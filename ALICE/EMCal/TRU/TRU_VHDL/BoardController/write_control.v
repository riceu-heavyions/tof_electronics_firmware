==> flow/design.v <==
`timescale 1ns / 1ps
module write_control
  (
   input wire L1,
   input wire L2,
   input wire reset,
   input wire clk,
   input wire trig_L0,
   input wire readout_end,
   output wire [7:0] address,
   output wire write_en,
   output wire [7:0] address_L0
   );
   reg [3:0] state, next_state;
   reg [7:0] counter;
   parameter [3:0] idle = 4'b0000;
   parameter [3:0] start = 4'b0001;
   parameter [3:0] wait_L2 = 4'b0010;
   parameter [3:0] lock = 4'b0100;
   parameter [3:0] wait_readout = 4'b1000;
   reg [7:0] address_copy;
   always @(negedge reset or posedge clk)
     begin
	if(~reset) begin 
	   state <= idle;
	   address_copy <= 8'h0;
	end
	else begin
	   state <= next_state;
	   if(write_en&trig_L0) address_copy <= counter;
	end
     end
   reg [14:0] con;
   always @ (posedge clk) if(state == wait_readout) con = con + 1; else con = 15'h0;
   always @(L1 or L2 or state or trig_L0 or con)
     begin
	case (state)
	  idle :  if(~L1) next_state <= start; else next_state <= idle;
	  start : next_state <= wait_L2;
	  wait_L2 :  	if(~L2) next_state <= lock; else  next_state <= wait_L2;
	  lock : begin next_state <= wait_readout; end
	  wait_readout : if(con[14]) next_state <= idle; else next_state <= wait_readout;
	  default : next_state <= idle;
	endcase
     end
   always @ (negedge reset or posedge clk) 
     begin
	if(~reset) counter <= 8'h0;
	else if(write_en) 	counter <= counter + 1;	
	else 	counter <= counter;
     end
   assign write_en = (state == idle) ? 1'b1 : 1'b0;
   assign address = counter;
   assign address_L0 = address_copy;
endmodule
* Tool chain data of write_control
The steps from the RTL of write_control to its reports follow in flow order.
Lines are those of the file above, counted from 1.
Operators: Yosys type, input widths -> output width; for muxes data width and select width s.
Cell names lack the library's common part.
A cell with -- has no value.
- Top module :: write_control
- Clock :: clk
- Cell library :: sky130hd
- Corner :: tt_025C_1v80

* Word level
Source: Yosys, flattened and elaborated, memories not mapped. Widths are those after wreduce; folded enables and synchronous resets count as part of the registers. Registers that Yosys merges into a memory's read port (data or address) are not register bits. Print and check cells do not count. Equal cells are merged and count once.
- Input bits :: 6
- Output and inout port bits :: 17
- Flip-flop bits (word level) :: 35
- Bitwise operators :: 1
- Reduce/logical cells :: 1
- Multiplexer cells :: 5
- Add/sub/neg operators :: 2
- Equality and inequality tests :: 4
** Operators by type and width (number)
- $pmux 4 s5 :: 1
- $add 15x1->15 const B :: 1
- $add 8x1->8 const B :: 1
- $eq 4x1->1 const B :: 1
- $eq 4x2->1 const B :: 1
- $eq 4x3->1 const B :: 1
- $eq 4x4->1 const B :: 1
- $logic_not 4->1 :: 1
- $mux 4 :: 1
- $mux 3 :: 1
- $mux 1 :: 2
- $and 1x1->1 :: 1

* Logic depth
Longest topological path by Yosys (ltp), each cell counted once; first at word level (registers and memories cut), then after technology mapping (sequential cells cut; the memories' decode and read muxes count).
- Word-level depth :: 3
- ABC_AREA :: 0
- Mapped depth :: 4
- Gate-level depth less buffers :: 4

* Netlist
Source: synth_stat.txt of the flow (Yosys; design flattened, memories mapped). It holds for the ABC_AREA given above (unset counts as 0); a run with the other value may have another netlist.
** Cells by type (number)
- dfrtp_1 :: 20
- dfxtp_1 :: 15
- mux2_1 :: 7
- xnor2_1 :: 6
- a21oi_1 :: 8
- nand2_1 :: 10
- nand4_1 :: 6
- o31ai_1 :: 5
- or4_1 :: 5
- xor2_1 :: 4
- dfstp_2 :: 1
- ha_1 :: 2
- mux2_2 :: 2
- nor2_1 :: 6
- nand4_4 :: 1
- mux2i_1 :: 2
- nand3_1 :: 4
- nand2b_1 :: 3
Other cell types: 12; their cells: 21.
- Buffers :: 2
- Chip area (Yosys) :: 0.0014526 mm^2
- Sequential part of the area :: 0.000827 mm^2
- Mapped cells :: 128
- Mapped flip-flops :: 36

* Timing after synthesis
OpenSTA on the mapped netlist: ideal clock, no wires. The path of least setup slack (recovery checks aside). Input and output delay are each 20% of the period. Register names are those of the netlist, which keeps one name where synthesis merged equal registers.
- Path kind :: flip-flop to flip-flop
- Start :: register con[0]
- End :: register con[10]
- Clock period :: 1380 ps
- Setup time :: 71 ps
- Time at the first pin :: 0 ps
- Slack :: -25 ps
- Stages on the path :: 5
- Delay of the path :: 1406 ps
- Arrival :: 1335 ps
- Buffers on the path :: 0
- Synthesis period reached :: 1405 ps
"delay of the path" = arrival - input delay + setup time.
"stages on the path": output pins that drive a net of the path, with the launching flip-flop's if there is one; two outputs of one cell count as two.
"synthesis period reached" = period - worst setup slack (recovery checks aside). The figure is calculated, with input and output delays left at 20% of the set period.
The rows between start and end are the longest chain of elaborated cells between them; the timing report does not say that the signal goes this way. Where chains are equally long, one stands for them.
Each line given opens the expression or statement behind the cell; cells for indexed reads and writes are added by Yosys, which also makes memories of some case tables.
- Cell sequence :: dfxtp_1 > ha_1 > nand4_2 > or4_1 > a21oi_1
- Length of the longest elaborated chain :: 1
- Elaborated cells on any way between the ends :: 1
** Ends and longest elaborated chain, post-synthesis
- start: declaration :: line 33 : reg [14:0] con;
- start: assignment :: line 34 : always @ (posedge clk) if(state == wait_readout) con = con + 1; else con = 15'h0;
- $add 15x1->15 :: line 34
- end: assignment :: line 34
- end: declaration :: line 33

* Timing after layout
From the final timing report of run A: the path of least setup slack in the routed layout; clock arrival at registers is part of the times.
The report prints the path's times to 10 ps; the period is as set.
- Path kind :: flip-flop to output port
- Start :: register state
- End :: output write_en
- Stages on the path :: 2
- Time at the first pin :: 330 ps
- Buffers on the path :: 1
- Clock period :: 2760 ps
- Arrival :: 1550 ps
- Slack :: 660 ps
- External output delay :: 550 ps
An end named without its bit number is one bit of that signal or, where synthesis recoded a state register, one of its new flip-flops.
- Cell sequence :: dfstp_2 > clkdlybuf4s50_1
** Ends and longest elaborated chain, post-layout
- start: declaration :: line 14 : reg [3:0] state, next_state;
- start: assignment :: line 25 : state <= idle;
- start: assignment :: line 29 : state <= next_state;
- end: declaration :: line 11 : output wire write_en,
No chain of elaborated cells between the ends is given.

Measured data: module write_control, platform sky130hd, 2 stored runs of the flow under differing settings, order arbitrary. Input and output delays are each 20% of the period that was set; the output load is 0.01 pF.
"achieved clock period" is the run's clock period less its worst setup slack. It is reckoned from that one timing run; input and output delays stay at 20% of the period that was set.
"allowed time less slack (worst setup path)" means the part of the period allowed to the worst setup path (the constraints hold back 20% at inputs and 20% at outputs) less its slack; where the path has registers, the arrival times of their clocks count too.
"total design power" is the tool's figure for a default switching activity; nothing was simulated.
"allowed time less slack (worst setup path)" is given in steps of 10 ps.

** Run A
- Settings :: period_ns=2.76; CORE_UTILIZATION=54; SETUP_SLACK_MARGIN=0.1; PLACE_DENSITY=0.69; ABC_AREA=0; GPL_ROUTABILITY_DRIVEN=1; CAP_MARGIN=10; MAX_ROUTING_LAYER=met4; CORE_MARGIN=2; SLEW_MARGIN=20
- Area of the standard cells in the finished layout :: 0.0017604 mm^2
- Overall die area :: 0.0031209 mm^2
- Total design power :: 992.2 µW
- Chip area in the Yosys report :: 0.0014526 mm^2
- Smallest setup slack :: 659 ps
- Post-layout utilization :: 69.8 %
- Total negative slack on setup checks :: 0 ps
- Achieved clock period :: 2101 ps
- Allowed time less slack (worst setup path) :: 1550 ps
- Critical path kind :: flip-flop to output port
- Final worst hold slack :: 434 ps

** Run B
- Settings :: period_ns=2.64; CORE_UTILIZATION=34; PLACE_DENSITY_LB_ADDON=0.01; TNS_END_PERCENT=55; ABC_AREA=0; GPL_TIMING_DRIVEN=0; CAP_MARGIN=5; CORE_MARGIN=2; SLEW_MARGIN=20
- Total negative slack on setup checks :: 0 ps
- Achieved clock period :: 1862 ps
- Area of the standard cells in the finished layout :: 0.0018155 mm^2
- Total design power :: 1121 µW
- Overall die area :: 0.0048115 mm^2
- Allowed time less slack (worst setup path) :: 1330 ps
- Critical path kind :: flip-flop to output port
- Post-layout utilization :: 44.7 %
- Final worst hold slack :: 434 ps
- Chip area in the Yosys report :: 0.0014526 mm^2
- Smallest setup slack :: 778 ps
